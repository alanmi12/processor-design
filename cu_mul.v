==> flow/design.v <==
module multiplier
			#(parameter RF_DATASIZE=16)
			(	
				input wire[RF_DATASIZE-1:0] xb_dtx, xb_dty, 
				output wire[RF_DATASIZE-1:0] mul_xb_dt,
				input wire ps_mul_en, ps_mul_float, ps_mul_otreg, ps_mul_trunc,
				input wire[3:0] ps_mul_dtsts,
				input wire[1:0] ps_mul_cls, ps_mul_sc,
				input wire clk, reset,
				output wire mul_ps_mv, mul_ps_mn, mul_ps_mu, mul_ps_mi
			);
		reg mul_en, mul_float, mul_otreg, mul_trunc;
		reg mul_rndPrdt, mul_IbF, mul_rxUbS, mul_ryUbS;		 
		reg[1:0] mul_cls, mul_sc;
		always@(posedge clk or negedge reset)
		begin 
			if(~reset)
			begin
				mul_en <= 1'b0;
			end
			else
				mul_en <= ps_mul_en;
		end	
		always@(posedge clk or negedge reset)
		begin
		    if(~reset)
		    begin
				mul_float <= 1'b0;
		        mul_otreg <= 1'b0;
				mul_trunc <= 1'b0;
				mul_ryUbS <= 1'b0;
				mul_rxUbS <= 1'b0;
				mul_IbF <= 1'b0;
				mul_rndPrdt <= 1'b0;
				mul_cls <= 2'b00;
				mul_sc <= 2'b00;
			end
			else if(ps_mul_en)
			begin
				mul_float <= ps_mul_float;
				mul_otreg <= ps_mul_otreg;
				mul_trunc <= ps_mul_trunc;
				mul_ryUbS <= ps_mul_dtsts[3];
				mul_rxUbS <= ps_mul_dtsts[2];
				mul_IbF <= ps_mul_dtsts[1];
				mul_rndPrdt <= ps_mul_dtsts[0];
				mul_cls <= ps_mul_cls;
				mul_sc <= ps_mul_sc;
			end
		end
		wire mul_mrUbS;
		assign mul_mrUbS=mul_rxUbS;	 
		reg[RF_DATASIZE-1:0] Rx16_latched, Ry16_latched;
		reg sx, sy;
		reg [4:0] ex, ey;
		reg [10:0] mx, my;
		wire mul_mi;
		wire den_zero;
		assign mul_mi = &xb_dtx[14:10] | &xb_dty[14:10];
		assign den_zero = ~(|xb_dtx[14:10] & |xb_dty[14:10]);
		always@(posedge clk or negedge reset)
		begin
			if(~reset)
			begin
				Ry16_latched <= 16'h0;
				sy <= 1'b0;
				ey <= 5'b0;
				my <= 11'b0;
			end
			else
				if( ps_mul_en & ps_mul_cls!=2'b00 &(~ps_mul_float))
					Ry16_latched <= xb_dty;
			else if (ps_mul_float & ~mul_mi & ~den_zero)
			begin
				sy <= xb_dty[15];
				ey <= xb_dty[14:10];
				my <= {1'b1, xb_dty[9:0]};
			end
		end
		always@(posedge clk or negedge reset)
		begin
		    if(~reset)
		    begin
		        Rx16_latched <= 16'h0;
				sx <= 1'b0;
				ex <= 5'b0;
				mx <= 11'b0;
			end
			else if( ps_mul_en & ~(ps_mul_cls==2'b00 & (~ps_mul_otreg|(&ps_mul_sc))) & (~ps_mul_float))
				Rx16_latched <= xb_dtx;
			else if (ps_mul_float & ~mul_mi & ~den_zero)
			begin
				sx <= xb_dtx[15];
				ex <= xb_dtx[14:10];
				mx <= {1'b1, xb_dtx[9:0]};
			end
		end
		wire[RF_DATASIZE:0] U_Rx, S_Rx, U_Ry, S_Ry;	 
		assign U_Rx={1'b0,Rx16_latched};
		assign S_Rx={Rx16_latched,1'b0};		 
		assign U_Ry={1'b0,Ry16_latched};
		assign S_Ry={Ry16_latched,1'b0};
		wire signed[RF_DATASIZE:0] S_x,S_y;		 
		assign S_x = mul_float ? {6'b0,mx} : mul_rxUbS ? S_Rx : U_Rx;
		assign S_y = mul_float ? {6'b0,my} : mul_ryUbS ? S_Ry : U_Ry;
		wire signed[2*RF_DATASIZE+1:0] S_p;		 
		assign S_p = S_x * S_y;
		wire s;
		wire [5:0]e;
		assign s = sx^sy;
		assign e = ex + ey - 15 + (1 & S_p[21]);
		wire s1,s0;	 
		assign s1 = ~mul_rxUbS | ~mul_ryUbS;
		assign s0 = (mul_rxUbS & (~mul_ryUbS |  mul_IbF)) | (~mul_rxUbS & mul_ryUbS);
		reg[2*RF_DATASIZE-1:0] mul32_product_data;	 
		reg[(RF_DATASIZE*5/2)-1:0] mul40_out_data;	 
		always@(*)
		begin
			case( {s1,s0} )
				2'b00:	mul32_product_data=S_p[2*RF_DATASIZE+1:2];		 
				2'b01:	mul32_product_data=S_p[2*RF_DATASIZE+1:2]<<1;		 
				2'b10:	mul32_product_data= mul_float ? ( S_p[21] ? S_p[2*RF_DATASIZE-1:0] : (S_p[2*RF_DATASIZE-1:0] << 1)) : S_p[2*RF_DATASIZE-1:0];		 
				2'b11:	mul32_product_data=S_p[2*RF_DATASIZE:1];		 
			endcase
		end
		reg [(RF_DATASIZE*5/2)-1:0] mr40_data;
		wire [(RF_DATASIZE*5/2)-1:0] mr_in_data;
		reg [RF_DATASIZE-1:0] mr_slice;	 
		wire[(RF_DATASIZE*5/2)-1:0] sat_out;
		wire satEn;
		assign satEn = (mul_cls==2'b00) & (mul_sc==2'b11);
		mul_sat sat1(satEn, mr40_data, mul_mrUbS, mul_IbF, sat_out);	
		defparam sat1.SIZE=RF_DATASIZE;
		wire[RF_DATASIZE*5/2-1:0] rnd40_out;
		mul_rnd rnd1(mul40_out_data, mul_rndPrdt, mul_trunc, mul_float, rnd40_out);
		defparam rnd1.SIZE=RF_DATASIZE;
		always@(*)
		begin
			casex(mul_cls)
				2'b00:	 
					case(mul_sc)			 
						2'b00:			 
							begin	
								mul40_out_data = { mr40_data[RF_DATASIZE*5/2-1:RF_DATASIZE], Rx16_latched };
								mr_slice = mr40_data[RF_DATASIZE-1:0];	
							end
						2'b01:			 
							begin
								mul40_out_data = { {RF_DATASIZE/2{Rx16_latched[RF_DATASIZE-1]}}, Rx16_latched, mr40_data[RF_DATASIZE-1:0] };
								mr_slice = mr40_data[RF_DATASIZE*2-1:RF_DATASIZE];
							end
						2'b10:					
							begin		 
								mul40_out_data = { Rx16_latched[RF_DATASIZE/2-1:0], mr40_data[RF_DATASIZE*2-1:0] };
								mr_slice = {{RF_DATASIZE/2{mr40_data[RF_DATASIZE*5/2-1]}}, mr40_data[RF_DATASIZE*5/2-1 : RF_DATASIZE*2]};
							end				
						2'b11:	
						    begin
						          mul40_out_data = sat_out;	 
					              mr_slice = {RF_DATASIZE{1'h0}};
					        end
					endcase
				2'b01:	 
				    begin
                        mul40_out_data = mul_float ? {3'b0, mul32_product_data, 5'b0} : { { RF_DATASIZE/2 { S_x[RF_DATASIZE]^S_y[RF_DATASIZE] } }, mul32_product_data };
						mr_slice = {RF_DATASIZE{1'h0}};
                    end
				2'b1X:	 
					begin
                        mul40_out_data = mr40_data + mul_cls[0] + ( { { RF_DATASIZE/2 { S_x[RF_DATASIZE]^S_y[RF_DATASIZE] } }, mul32_product_data } ^ { RF_DATASIZE*5/2 {mul_cls[0]} } ) ;	 
                        mr_slice = {RF_DATASIZE{1'h0}};
                    end
			endcase
		end
		assign mr_in_data = (mul_otreg & mul_en) ? rnd40_out : mr40_data;
		always@(posedge clk or negedge reset)
		begin
			if(~reset)
				mr40_data<=40'h0;		 
			else
				mr40_data<=mr_in_data;
		end
		wire [RF_DATASIZE-1:0] mul_out;
		assign mul_out = mul_float ? (mul_mi ? 16'hffff : den_zero ? 16'h0000 : {s,e[4:0],rnd40_out[25:16]}) : mul_IbF ? rnd40_out[(2*RF_DATASIZE-1):RF_DATASIZE] : rnd40_out[RF_DATASIZE-1:0];
		assign mul_xb_dt = (mul_cls==2'b00 & mul_sc!=2'b11) ? mr_slice : mul_out;
		wire mul_mn;
		reg mul_mv;
		wire mul_mu;
		always@(*)
		begin
			case( {mul_rxUbS|mul_ryUbS , mul_IbF} )		
					2'b00:	 
						mul_mv = mul_float ? (&e[4:0]) | (e[5] & ~e[4]) : ~(rnd40_out[(RF_DATASIZE*5/2)-1:RF_DATASIZE]=={24{1'h0}}); 
					2'b01:	 
						mul_mv = ~(rnd40_out[(RF_DATASIZE*5/2)-1:RF_DATASIZE*2]==8'h00);
					2'b10:	 
						mul_mv = ~(rnd40_out[(RF_DATASIZE*5/2)-1:RF_DATASIZE-1]=={25{1'h1}} | mul40_out_data[(RF_DATASIZE*5/2)-1:RF_DATASIZE-1]=={25{1'h0}});	
					2'b11:	 
						mul_mv = ~(rnd40_out[(RF_DATASIZE*5/2)-1:RF_DATASIZE*2-1]=={9{1'h1}} | mul40_out_data[(RF_DATASIZE*5/2)-1:RF_DATASIZE*2-1]=={9{1'h0}});
			endcase
		end
		assign mul_mn = mul_float ? s : (mul_rxUbS|mul_ryUbS) & rnd40_out[(RF_DATASIZE*5/2)-1];
		assign mul_mu = mul_float ? (~|e) | (e[5] & e[4]) : 1'b0;
		assign mul_ps_mv = mul_mi ? 1'b0 : mul_mv & ~(mul_cls==2'b00 & mul_sc!=2'b11);
		assign mul_ps_mn = mul_mi ? 1'b0 : mul_mn & ~(mul_cls==2'b00 & mul_sc!=2'b11);
		assign mul_ps_mu = mul_mi ? 1'b0 : mul_mu;
		assign mul_ps_mi = mul_mi & ps_mul_en;
endmodule
module mul_rnd	
		#(parameter SIZE=16)
		( 
			input wire[SIZE*5/2-1:0] data_in,		 
			input wire ps_mul_rndPrdt, mul_trunc, mul_float,
			output reg[SIZE*5/2-1:0] out		 
		);
	always@(*)
	begin
		if(ps_mul_rndPrdt | (~mul_trunc & mul_float))		 
		begin
			if(~data_in[SIZE-1])	
				out = { data_in[SIZE*5/2-1:SIZE], {SIZE{1'b0}} };
			else
			begin
				if(data_in[SIZE-2:0]=={(SIZE-1){1'b0}})
					out = { (data_in[SIZE*5/2-1:SIZE]+data_in[SIZE]), {SIZE{1'b0}} };
				else
					out = { (data_in[SIZE*5/2-1:SIZE]+1), {SIZE{1'b0}} };
			end
		end
		else if (mul_trunc)
		begin
			out = { data_in[SIZE*5/2-1:SIZE], {SIZE{1'b0}} };
		end
		else
			out=data_in;
	end
endmodule
module mul_sat	
		#(parameter SIZE=16)
		(
		input wire mul_satEn,	
		input wire[(SIZE*5/2)-1:0] data_in, 	 
		input wire UbS, IbF, 		
		output reg[(SIZE*5/2)-1:0] out		 
		);
	always@(*)
	begin
		if(mul_satEn)	 
		begin
			case( {UbS,IbF} )		 
				2'b00:	 
					out = (data_in[(SIZE*5/2)-1:SIZE]=={ (SIZE*5/2 - SIZE){1'h0} }) ? data_in : 40'h00_0000_FFFF;		 
				2'b01:	 
					out = (data_in[(SIZE*5/2)-1:SIZE*2]=={(SIZE/2){1'h0}}) ? data_in : 40'h00_FFFF_FFFF;		 
				2'b10:	 
					if(data_in[(SIZE*5/2)-1:SIZE-1]=={ (SIZE*5/2 - SIZE + 1){1'h1}} | data_in[(SIZE*5/2)-1:SIZE-1]=={ (SIZE*5/2 - SIZE + 1){1'h0}})				 
						out=data_in;
					else
						out = data_in[(SIZE*5/2)-1] ? 40'hFF_FFFF_8000 : 40'h00_0000_7FFF;
				2'b11:	 
					if(data_in[(SIZE*5/2)-1:SIZE*2-1]=={ (SIZE*5/2 - 2*SIZE +1){1'h1}} | data_in[(SIZE*5/2)-1:SIZE*2-1]=={ (SIZE*5/2 - 2*SIZE + 1){1'h0}})			 
						out=data_in;
					else
						out = data_in[(SIZE*5/2)-1] ? 40'hFF_8000_0000 : 40'h00_7FFF_FFFF;			 
			endcase
		end
		else
			out=data_in;
	end
endmodule 
# == Step by step through the tools: multiplier ==
# The steps from the RTL of multiplier to its reports follow in flow order.
# Lines are those of the file above, counted from 1.
# Operators carry their Yosys type and port widths (W data, S select, Z words).
# Library cell names are shortened.
# The mark - stands for no value.
# setup
top_module,multiplier
clk_port,clk
lib,sky130hd
lib_corner,tt_025C_1v80

# == Elaborated design ==
# Source: Yosys, flattened and elaborated, memories not mapped. Widths are those after wreduce. Registers that Yosys merges into a memory's read port (data or address) are not register bits. Print and check cells do not count. Equal cells are merged and count once.
# bits
reg_bits,118
input_bits,46
word_cells,159
# classes
add_sub_neg,7
multipliers,1
equal,18
mux,36
n_logic,51
n_reduce_logical,27
# ops
op,count
$mul A17 B17 Y34,1
$mux W40,11
$pmux W40 S4,2
$pmux W32 S4,1
$pmux W40 S3,1
$mux W16,6
$mux W17,4
$pmux W16 S4,1
$mux W32,2
$eq A25 B25 Y1 const B,2
$logic_not A25 Y1,2
$logic_not A24 Y1,2
$add A40 B1 Y40,1
$add A40 B40 Y40,1
$xor A40 B40 Y40,1
$pmux W16 S2,1
$add A24 B1 Y24,1
$add A24 B1 Y24 const B,1
$and A1 B1 Y1,20
$eq A9 B9 Y1 const B,2
$logic_not A9 Y1,2
$eq A2 B2 Y1 const B,8
$logic_not A8 Y1,2
$not A1 Y1,15
$logic_not A15 Y1,1
$reduce_and A5 Y1,3
$or A1 B1 Y1,13
$logic_not A2 Y1,6
# Not listed: further kinds 14, cells in them 27.

# == Depth ==
# Yosys ltp: most cells in a row. Word level: on the elaborated netlist, between registers, memories and ports. Mapped: between sequential cells and ports; inverters and the memories' decode and read muxes count.
# depth
ltp_word,19
ABC_AREA,1
depth_mapped,71

# == Synthesis result ==
# Source: synth_stat.txt of the flow (Yosys; design flattened, memories mapped). It holds for the ABC_AREA given above (unset counts as 0); a run with the other value may have another netlist.
# Totals and module areas in this step are rounded.
# mapped
cell_count,3804
yosys_area_mm2,0.0256
seqArea_mm2,0.00295
ffs,118
n_buf,135
# types
cell_type,count
fa_1,298
nand2_1,850
dfrtp_1,118
inv_1,693
ha_1,136
o21ai_0,340
nor2_1,396
a21oi_1,206
nand3_1,149
xor2_1,53
clkbuf_1,105
nand4_1,50
o211ai_1,39
o22ai_1,33
xnor2_1,21
nand3_2,14
mux2_2,11
nor2_4,11
# Not listed: further types 49, cells in them 281.

# == Timing after synthesis ==
# OpenSTA on the mapped netlist: ideal clock, no wires. The path of least setup slack (recovery checks aside). Input and output delay are each 20% of the period. Register names are those of the netlist, which keeps one name where synthesis merged equal registers.
# synth_path
kind,flip-flop to output port
start,register mul_rxUbS
end,output mul_ps_mv
clock_period_ns,17.6
out_delay_ns,3.520
arrival_time_ns,10.156
path_slack_ns,3.924
path_delay_ns,10.156
driving_pins,64
synth_period_reached_ns,13.676
# "path_delay_ns" = arrival - input delay + setup time.
# A path that ends at an output port has no setup time.
# "driving_pins": output pins that drive a net of the path, with the launching flip-flop's if there is one; two outputs of one cell count as two.
# "synth_period_reached_ns" = period - worst setup slack (recovery checks aside). The figure is calculated, with input and output delays left at 20% of the set period.
# The rows between start and end are the longest chain of elaborated cells between them; the timing report does not say that the signal goes this way. Where chains are equally long, one stands for them.
# A line is the first line of the expression or statement that the cell stems from. Yosys adds cells for indexed reads and writes and turns some case tables into memories.
# synth_between
path_cell_list,dfrtp_1 buf_2 clkbuf_1 buf_1 clkbuf_1 o211ai_1 o21ai_0 clkbuf_1 nor2_1 fa_1 inv_1 fa_1 fa_1 fa_1 inv_1 fa_1 inv_1 fa_1 [28 not listed] nand2_1 nand2_1 nand3_1 nand4_1 nor2_1 inv_1 nor2_4 nand2_1 nor2_2 nand4_1 nand2_1 nand2_1 nor2_2 nand2_1 nand2_1 nand2_1 a21oi_1 nor2_1
elab_chain_cells,19
cone_cells,60
cone_classes,4 x add/sub; 1 x mul; 11 x eq/ne; 17 x mux; 18 x logic; 9 x reduce/logical
# synth_lines
element,line,text
start: declaration,13,"reg mul_rndPrdt, mul_IbF, mul_rxUbS, mul_ryUbS;"
start: assignment,32,mul_rxUbS <= 1'b0;
start: assignment,44,mul_rxUbS <= ps_mul_dtsts[2];
$mux W17 x2,104,"assign S_x = mul_float ? {6'b0,mx} : mul_rxUbS ? S_Rx : U_Rx;"
$mul A17 B17 Y34,107,assign S_p = S_x * S_y;
$mux W32 x2,122,
$pmux W32 S4,119,"case( {s1,s0} )"
$xor A40 B40 Y40,170,"mul40_out_data = mr40_data + mul_cls[0] + ( { { RF_DATASIZE/2 { S_x[RF_DATASIZE]^S_y[RF_DATASIZE] } }, mul32_p ..."
$add A40 B40 Y40,170,
$pmux W40 S3,139,casex(mul_cls)
[3 not listed],-,
$mux W40,218,if(ps_mul_rndPrdt | (~mul_trunc & mul_float))
$eq A9 B9 Y1,199,mul_mv = ~(rnd40_out[(RF_DATASIZE*5/2)-1:RF_DATASIZE*2-1]=={9{1'h1}} | mul40_out_data[(RF_DATASIZE*5/2)-1:RF_D ...
$or A1 B1 Y1,199,
$not A1 Y1,199,
$pmux W1 S4,191,"case( {mul_rxUbS|mul_ryUbS , mul_IbF} )"
$and A1 B1 Y1,204,assign mul_ps_mv = mul_mi ? 1'b0 : mul_mv & ~(mul_cls==2'b00 & mul_sc!=2'b11);
$mux W1,204,
end: declaration,10,"output wire mul_ps_mv, mul_ps_mn, mul_ps_mu, mul_ps_mi"

# == Worst path after layout ==
# From the final timing report of entry B: the path of least setup slack in the routed layout; clock arrival at registers is part of the times.
# layout_path
kind,flip-flop to output port
start,register mul_float
end,output mul_ps_mv
clock_period_ns,14.5
out_delay_ns,2.90
arrival_time_ns,11.83
path_slack_ns,-0.23
driving_pins,54
# The rows between start and end are the longest chain of elaborated cells between them; the timing report does not say that the signal goes this way. Where chains are equally long, one stands for them.
# layout_between
path_cell_list,dfrtp_1 buf_12 clkinvlp_4 nand2_4 clkbuf_16 clkinvlp_4 a21oi_4 buf_12 clkinvlp_4 nand2_2 inv_2 fa_2 inv_4 fa_1 clkinvlp_4 fa_1 fa_1 fa_1 [18 not listed] nand3_1 nand2_1 nor2_1 a211oi_1 nand2_1 inv_2 nand4_1 nor2_2 nand2_2 nand2_2 nand3_2 nor2_2 nand3_1 nand2_2 inv_2 a21oi_2 nor2_2 buf_6
elab_chain_cells,18
cone_cells,41
cone_classes,4 x add/sub; 1 x mul; 2 x eq/ne; 14 x mux; 14 x logic; 6 x reduce/logical
# layout_lines
element,line,text
start: declaration,12,"reg mul_en, mul_float, mul_otreg, mul_trunc;"
start: assignment,28,mul_float <= 1'b0;
start: assignment,40,mul_float <= ps_mul_float;
$mux W17,104,"assign S_x = mul_float ? {6'b0,mx} : mul_rxUbS ? S_Rx : U_Rx;"
$mul A17 B17 Y34,107,assign S_p = S_x * S_y;
$mux W32 x2,122,
$pmux W32 S4,119,"case( {s1,s0} )"
$xor A40 B40 Y40,170,"mul40_out_data = mr40_data + mul_cls[0] + ( { { RF_DATASIZE/2 { S_x[RF_DATASIZE]^S_y[RF_DATASIZE] } }, mul32_p ..."
$add A40 B40 Y40,170,
$pmux W40 S3,139,casex(mul_cls)
[3 not listed],-,
$mux W40,218,if(ps_mul_rndPrdt | (~mul_trunc & mul_float))
$eq A9 B9 Y1,199,mul_mv = ~(rnd40_out[(RF_DATASIZE*5/2)-1:RF_DATASIZE*2-1]=={9{1'h1}} | mul40_out_data[(RF_DATASIZE*5/2)-1:RF_D ...
$or A1 B1 Y1,199,
$not A1 Y1,199,
$pmux W1 S4,191,"case( {mul_rxUbS|mul_ryUbS , mul_IbF} )"
$and A1 B1 Y1,204,assign mul_ps_mv = mul_mi ? 1'b0 : mul_mv & ~(mul_cls==2'b00 & mul_sc!=2'b11);
$mux W1,204,
end: declaration,10,"output wire mul_ps_mv, mul_ps_mn, mul_ps_mu, mul_ps_mi"

# Flow measurements of multiplier on sky130hd: 2 stored runs with different settings, listed in no order. Input and output delays are each 20% of the period that was set; the output load is 0.01 pF.
# "worst_path_time_ns": the worst setup path's part of the clock period (all of it between registers, 20% less for each end at a port) less its slack. A launch clock that arrives late makes it longer, a capture clock that arrives late makes it shorter.
# The measured numbers are rounded.
# A setting shown as . is not set for that run.
# A result given as . is not shown for that run.
stored run,period_ns,CORE_UTILIZATION,CORE_ASPECT_RATIO,CELL_PAD_IN_SITES_GLOBAL_PLACEMENT,CELL_PAD_IN_SITES_DETAIL_PLACEMENT,CTS_CLUSTER_DIAMETER,MIN_ROUTING_LAYER,CAP_MARGIN,CORE_MARGIN,SLEW_MARGIN,PLACE_DENSITY,ABC_AREA,GPL_TIMING_DRIVEN,MAX_ROUTING_LAYER,total_negative_slack_ns,worst_setup_slack_ns,total_die_area_mm2,worst_path_time_ns,critical_path_kind,yosys.chip_area_mm2,fin_hold_ws_ns,util_frac
entry A,14.1,50,0.79,2,2,327,met2,20,2,20,.,.,.,.,.,.,.,.,.,.,.,.
entry B,14.5,36,0.55,.,.,.,.,20,9,25,0.89,1,0,met4,-0.432,-0.229,0.0816,11.83,flip-flop to output port,0.0256,0.477,0.448
# Entry A: unfinished; error DPL-0033 in placement
