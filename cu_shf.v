==> flow/design.v <==
module shifter #(parameter DATASIZE = 16)(clk_exe, reset, ps_shf_en, ps_shf_cls, xb_dtx, xb_dty, shf_xb_dt, shf_ps_sv, shf_ps_sz);
input wire reset, clk_exe;
input wire ps_shf_en;
input wire [1:0]ps_shf_cls;
input wire [DATASIZE-1:0]xb_dtx;
input wire [DATASIZE-1:0]xb_dty;
output reg [DATASIZE-1:0]shf_xb_dt;
output reg shf_ps_sv, shf_ps_sz;
reg [DATASIZE-1:0]ip1, ip2; 
reg [1:0]shf_cls;
reg shf_en;
wire [DATASIZE-1:0]ip2_2c;
wire [DATASIZE-1:0]rot;
wire [DATASIZE-1:0]rot_inv;
assign ip2_2c = (ip2^{DATASIZE{ip2[DATASIZE-1]}})+ip2[DATASIZE-1];
assign rot = ip2_2c%16'd16;
assign rot_inv = 16'd16-rot;
reg [7:0]zval8, oval8;
reg [4:0]zval4, oval4;
reg [4:0]leftz, lefto;
reg [DATASIZE-1:0]rot1, rot2;
always@*
begin
	case(shf_cls)
		2'b00:	begin
			if(ip2[DATASIZE-1])				 
			begin
				shf_xb_dt=$signed(ip1)>>>ip2_2c;
				shf_ps_sv=1'b0;	 
			end
			else	
			begin		
				shf_xb_dt=ip1<<<ip2;
			if(ip1[DATASIZE-1]!=shf_xb_dt[DATASIZE-1])
				shf_ps_sv=1'b1;
			else 
				shf_ps_sv=1'b0;
			end
			if(shf_xb_dt==16'h0000)
				shf_ps_sz=1'b1;
			else 
				shf_ps_sz=1'b0;
			end
		2'b01:	begin
			if(ip2[DATASIZE-1])			 
			begin
				rot1=rot;
				rot2=rot_inv;
			end
			else
			begin
				rot1=rot_inv;
				rot2=rot;
			end
			shf_xb_dt = (ip1>>rot1) | (ip1<<rot2);
			if(shf_xb_dt==16'h0000)
				shf_ps_sz=1'b1;
			else 
				shf_ps_sz=1'b0;
			shf_ps_sv=1'b0;
			end	
	2'b10:	begin
				if(ip1 == 16'h0000) 	leftz=5'b10000;		 
				else
				begin
					leftz[4]=1'b0;
					leftz[3] = (ip1[15:8] == 8'h00);	
					zval8      = (leftz[3] ? ip1[7:0] : ip1[15:8]);
					leftz[2] = (zval8[7:4] == 4'h0);
					zval4      = (leftz[2] ? zval8[3:0] : zval8[7:4]);
					leftz[1] = (zval4[3:2] ==2'b00);
					leftz[0] = leftz[1] ? ~zval4[1] : ~zval4[3];
				end
				shf_xb_dt=leftz;	
				if(ip1[DATASIZE-1])
					shf_ps_sz=1'b1;
				else 
					shf_ps_sz=1'b0;
				if(shf_xb_dt==16'h0010)
					shf_ps_sv=1'b1;
				else 
					shf_ps_sv=1'b0;
		end
	2'b11:	begin
				if(ip1 == 16'hffff) 	lefto=5'b10000;		 
				else
				begin
					lefto[4]=1'b0;
					lefto[3] = (ip1[15:8] == 8'hff);
					oval8    = (lefto[3] ? ip1[7:0] : ip1[15:8]);
					lefto[2] = (oval8[7:4] == 4'hf);
					oval4   = (lefto[2] ? oval8[3:0] : oval8[7:4]);
					lefto[1] = (oval4[3:2] == 2'b11);
					lefto[0] = lefto[1] ? oval4[1] : oval4[3];
				end
				shf_xb_dt=lefto;
				if(!ip1[DATASIZE-1])
					shf_ps_sz=1'b1;
				else 
					shf_ps_sz=1'b0;
				if(shf_xb_dt==16'h0010)
					shf_ps_sv=1'b1;
				else 
					shf_ps_sv=1'b0;
		end
	endcase
end
always@(posedge clk_exe or negedge reset)
begin
	if(~reset)
	begin
		shf_en<=1'b0;
		shf_cls<=2'b0;
		ip1<=16'h1;
		ip2<=16'h1;
	end
	else
	begin
		shf_en<=ps_shf_en;
		if(ps_shf_en) 
		begin
			shf_cls<=ps_shf_cls;
			ip1<=xb_dtx;
			if(!ps_shf_cls[1])	ip2<=xb_dty;
		end
	end
end
endmodule
# Step by step through the tools: shifter
# Tool output for the design above, in the order of the flow.
# Lines are those of the file above, counted from 1.
# Library cell names are shortened.
setup:
  design: "shifter"
  clock: "clk_exe"
  cell_library: "sky130hd"
  corner: "tt_025C_1v80"

# Elaborated design
# Counts by Yosys on the flattened word-level netlist (proc, flatten, opt, wreduce; memories kept). Register bits leave out memories and registers merged into their read ports (data or address). Print and check cells are left out. Cells with the same type and inputs are merged into one.
word_totals:
  register_bits: 34
  out_inout_bits: 18
  elab_cells: 63
op_classes:
  muxes: 31
  add_sub_neg: 2
  bitwise: 5
  n_shift: 4
  eq_ne: 10
  n_reduce_logical: 8
op_table:
  columns: ["operator", "count"]
  rows:
  - ["16-bit parallel mux with 4-bit select", 1]
  - ["16-bit 2-to-1 mux", 4]
  - ["16-bit zero test", 3]
  - ["1-bit 2-to-1 mux", 20]
  - ["16-bit by 1-bit adder with 16-bit output", 1]
  - ["16-bit == test with constant B", 1]
  - ["16-bit bitwise OR", 1]
  - ["16-bit XOR", 1]
  - ["16-bit by 16-bit << shifter with 16-bit output", 1]
  - ["16-bit by 16-bit >> shifter with 16-bit output", 1]
  - ["16-bit by 16-bit <<< shifter with 16-bit output", 1]
  - ["16-bit by 16-bit >>> shifter with 16-bit output", 1]
  - ["8-bit 2-to-1 mux", 2]
  - ["5-bit == test with constant B", 2]
  - ["8-bit == test with constant B", 1]
  - ["8-bit zero test", 1]
  - ["1-bit parallel mux with 4-bit select", 2]
  - ["4-bit 2-to-1 mux", 2]
  - ["2-bit == test with constant B", 3]
  - ["5-bit by 4-bit subtractor with 6-bit output with constant A", 1]
  - ["2-bit zero test", 2]
  - ["4-bit == test with constant B", 1]
  - ["4-bit zero test", 1]
  - ["1-bit inverter", 3]
  - ["2-bit by 1-bit == test with 1-bit output with constant B", 1]
  - ["2-bit AND reduction", 1]
  - ["1-bit != test", 1]

# Depth
# Yosys ltp: most cells in a row. Word level: on the elaborated netlist, between registers, memories and ports. Mapped: between sequential cells and ports; inverters and the memories' decode and read muxes count.
depth:
  word_depth: 10
  abc_area: 1
  ltp_mapped: 29
  ltp_nobuf: 26

# After synthesis
# Yosys stat after the flow's synthesis: flattened, memories mapped to cells. It holds for the ABC_AREA given above (unset counts as 0); a run with the other value may have another netlist.
# The area totals of this step are shown rounded.
by_type:
  columns: ["cell", "count"]
  rows:
  - ["nand2_1", 367]
  - ["dfrtp_1", 32]
  - ["o21ai_0", 151]
  - ["nand3_1", 150]
  - ["inv_1", 96]
  - ["nor2_1", 78]
  - ["a21oi_1", 33]
  - ["clkbuf_1", 25]
  - ["buf_2", 17]
  - ["nand3_2", 7]
  - ["nand4_1", 11]
  - ["nor4_1", 11]
  - ["buf_6", 6]
  - ["nor2_4", 5]
  - ["o22ai_1", 9]
  - ["dfstp_2", 2]
  - ["nor2_2", 7]
  - ["mux2i_1", 4]
# Other cell types: 31; their cells: 78.
mapped:
  stdcells: 1089
  area_um2: 5700
  flip_flops: 34

# Timing after synthesis
# Path of least setup slack by OpenSTA after synthesis, without wires, with an ideal clock, recovery checks aside; 20% of the period is set as input and as output delay. Where synthesis merged equal registers, the netlist keeps one of their names.
synth_path:
  path_type: "register to output"
  from: "register ip2[0]"
  to: "output port shf_ps_sz"
  t_first_pin_ns: 0.000
  path_buffers: 4
  path_stages: 24
  setup_slack_ns: 1.707
  period_ns: 7.15
  arrival_time_ns: 4.013
  path_delay_ns: 4.013
  output_delay_ns: 1.430
  period_less_setup_slack_ns: 5.443
# "path_delay_ns" is the arrival time less input delay plus setup time.
# At an output port there is no setup time.
# "path_stages" counts driving pins, that of a launching flip-flop among them; a cell with two outputs on the path counts twice.
# "period_less_setup_slack_ns" is the clock period less the worst setup slack; recovery checks do not enter. This is arithmetic on one report: input and output delays are still those of the set period (20% each).
# The rows between start and end are the longest chain of elaborated cells between them; the timing report does not say that the signal goes this way. Where chains are equally long, one stands for them.
# Each line given opens the expression or statement behind the cell; cells for indexed reads and writes are added by Yosys, which also makes memories of some case tables.
synth_via:
  cell_sequence: "dfstp_2 inv_1 clkbuf_1 ha_1 ha_1 clkbuf_1 clkinv_1 clkbuf_1 ha_1 inv_1 o21ai_1 inv_1 clkbuf_1 o21ai_0 nand2_1 nand2_1 a21oi_1 a21oi_1 nand3_1 nor3_1 nand3_1 o211ai_1 inv_1 nand2_1"
  elab_chain_cells: 9
  cells_between: 17
  lines_between: 10
  classes_between: "add/sub: 2; shift: 4; mux: 7; logic: 2; reduce/logical: 2"
synth_rtl:
  columns: ["item", "line_no", "rtl"]
  rows:
  - ["start, declared", 9, "reg [DATASIZE-1:0]ip1, ip2;"]
  - ["start, assigned", 115, "ip2<=16'h1;"]
  - ["start, assigned", 124, "if(!ps_shf_cls[1]) ip2<=xb_dty;"]
  - ["16-bit XOR", 15, "assign ip2_2c = (ip2^{DATASIZE{ip2[DATASIZE-1]}})+ip2[DATASIZE-1];"]
  - ["16-bit by 1-bit adder with 16-bit output", 15, null]
  - ["5-bit by 4-bit subtractor with 6-bit output", 17, "assign rot_inv = 16'd16-rot;"]
  - ["16-bit 2-to-1 mux", 45, "if(ip2[DATASIZE-1])"]
  - ["16-bit by 16-bit >> shifter with 16-bit output", 55, "shf_xb_dt = (ip1>>rot1) | (ip1<<rot2);"]
  - ["16-bit bitwise OR", 55, null]
  - ["16-bit zero test", 56, "if(shf_xb_dt==16'h0000)"]
  - ["1-bit 2-to-1 mux", 56, null]
  - ["1-bit parallel mux with 4-bit select", 24, "case(shf_cls)"]
  - ["end, declared", 8, "output reg shf_ps_sv, shf_ps_sz;"]

# Timing after layout
# Path of least setup slack in the final report of run 1 (OpenROAD, finished layout, wires in). Where an end is a register, its clock arrival counts in the times.
layout_path:
  path_type: "register to output"
  from: "register ip2[0]"
  to: "output port shf_xb_dt[0]"
  path_buffers: 2
  path_stages: 21
  t_first_pin_ns: 0.28
  output_delay_ns: 1.18
  setup_slack_ns: 0.36
  arrival_time_ns: 4.38
  period_ns: 5.92
# The rows between start and end are the longest chain of elaborated cells between them; the timing report does not say that the signal goes this way. Where chains are equally long, one stands for them.
layout_via:
  cell_sequence: "dfstp_2 inv_1 ha_1 or2_1 nand2_1 buf_4 inv_1 nor2_1 inv_1 nand2_1 nand3_1 nand2_1 a21oi_1 a21oi_1 nand2_1 nand3_1 nand2_1 o21ai_0 nand2_1 o2111ai_1 clkdlybuf4s50_1"
  elab_chain_cells: 7
  cells_between: 13
  lines_between: 8
  classes_between: "add/sub: 2; shift: 4; mux: 5; logic: 2"
layout_rtl:
  columns: ["item", "line_no", "rtl"]
  rows:
  - ["start, declared", 9, "reg [DATASIZE-1:0]ip1, ip2;"]
  - ["start, assigned", 115, "ip2<=16'h1;"]
  - ["start, assigned", 124, "if(!ps_shf_cls[1]) ip2<=xb_dty;"]
  - ["16-bit XOR", 15, "assign ip2_2c = (ip2^{DATASIZE{ip2[DATASIZE-1]}})+ip2[DATASIZE-1];"]
  - ["16-bit by 1-bit adder with 16-bit output", 15, null]
  - ["5-bit by 4-bit subtractor with 6-bit output", 17, "assign rot_inv = 16'd16-rot;"]
  - ["16-bit 2-to-1 mux", 45, "if(ip2[DATASIZE-1])"]
  - ["16-bit by 16-bit >> shifter with 16-bit output", 55, "shf_xb_dt = (ip1>>rot1) | (ip1<<rot2);"]
  - ["16-bit bitwise OR", 55, null]
  - ["16-bit parallel mux with 4-bit select", 24, "case(shf_cls)"]
  - ["end, declared", 7, "output reg [DATASIZE-1:0]shf_xb_dt;"]

# Measured results for shifter: 2 stored runs of the Yosys and OpenROAD flow on sky130hd. The settings differ; the order carries no meaning. The constraints put input and output delay at 20% of the set period each and load the outputs with 0.01 pF.
# "achieved_clock_period_ns" is the run's clock period less its worst setup slack. It is reckoned from that one timing run; input and output delays stay at 20% of the period that was set.
# "critical_path_time_ns" is the time allowed to the run's worst setup path (the clock period less input and output delay, where it has them) less its slack. Clock arrival times count: a late capture clock shortens it, a late launch clock lengthens it.
# "power_w": no workload was simulated; the value follows from the tool's default switching activity.
# Measured values are rounded.
runs:
  - name: "run 1"
    settings:
      period_ns: 5.92
      CORE_UTILIZATION: 26
      PLACE_DENSITY: 0.53
      CORE_ASPECT_RATIO: 0.73
      CELL_PAD_IN_SITES_GLOBAL_PLACEMENT: 0
      ABC_AREA: 1
      GPL_TIMING_DRIVEN: 1
      GPL_ROUTABILITY_DRIVEN: 1
      CTS_CLUSTER_SIZE: 98
      CTS_CLUSTER_DIAMETER: 347
      SLEW_MARGIN: 15
      CAP_MARGIN: 20
      CORE_MARGIN: 2
    results:
      synth_area_um2: 5700
      dieArea_um2: 23000
      post_route_stdcell_area_um2: 6700
      util_pct: 31
      worst_setup_slack_ns: 0.36
      tns_setup_ns: 0.000
      hold_worst_slack_ns: 0.54
      power_w: 0.0021
      achieved_clock_period_ns: 5.560
      critical_path_time_ns: 4.38
      critical_path_type: "register to output"
  - name: "run 2"
    settings:
      period_ns: 12.7
      CORE_UTILIZATION: 60
      SETUP_SLACK_MARGIN: 1.25
      HOLD_SLACK_MARGIN: 0.02
      CORE_ASPECT_RATIO: 1.96
      CORE_MARGIN: 9
      CELL_PAD_IN_SITES_DETAIL_PLACEMENT: 0
      ABC_AREA: 0
      GPL_ROUTABILITY_DRIVEN: 1
      CTS_CLUSTER_DIAMETER: 200
      MAX_ROUTING_LAYER: "met5"
      CAP_MARGIN: 20
      SLEW_MARGIN: 20
    results:
      synth_area_um2: 6100
      dieArea_um2: 14000
      post_route_stdcell_area_um2: 6800
      util_pct: 68
      worst_setup_slack_ns: 3.7
      tns_setup_ns: 0.000
      hold_worst_slack_ns: 0.75
      power_w: 0.0013
      achieved_clock_period_ns: 8.981
      critical_path_time_ns: 6.44
      critical_path_type: "register to output"
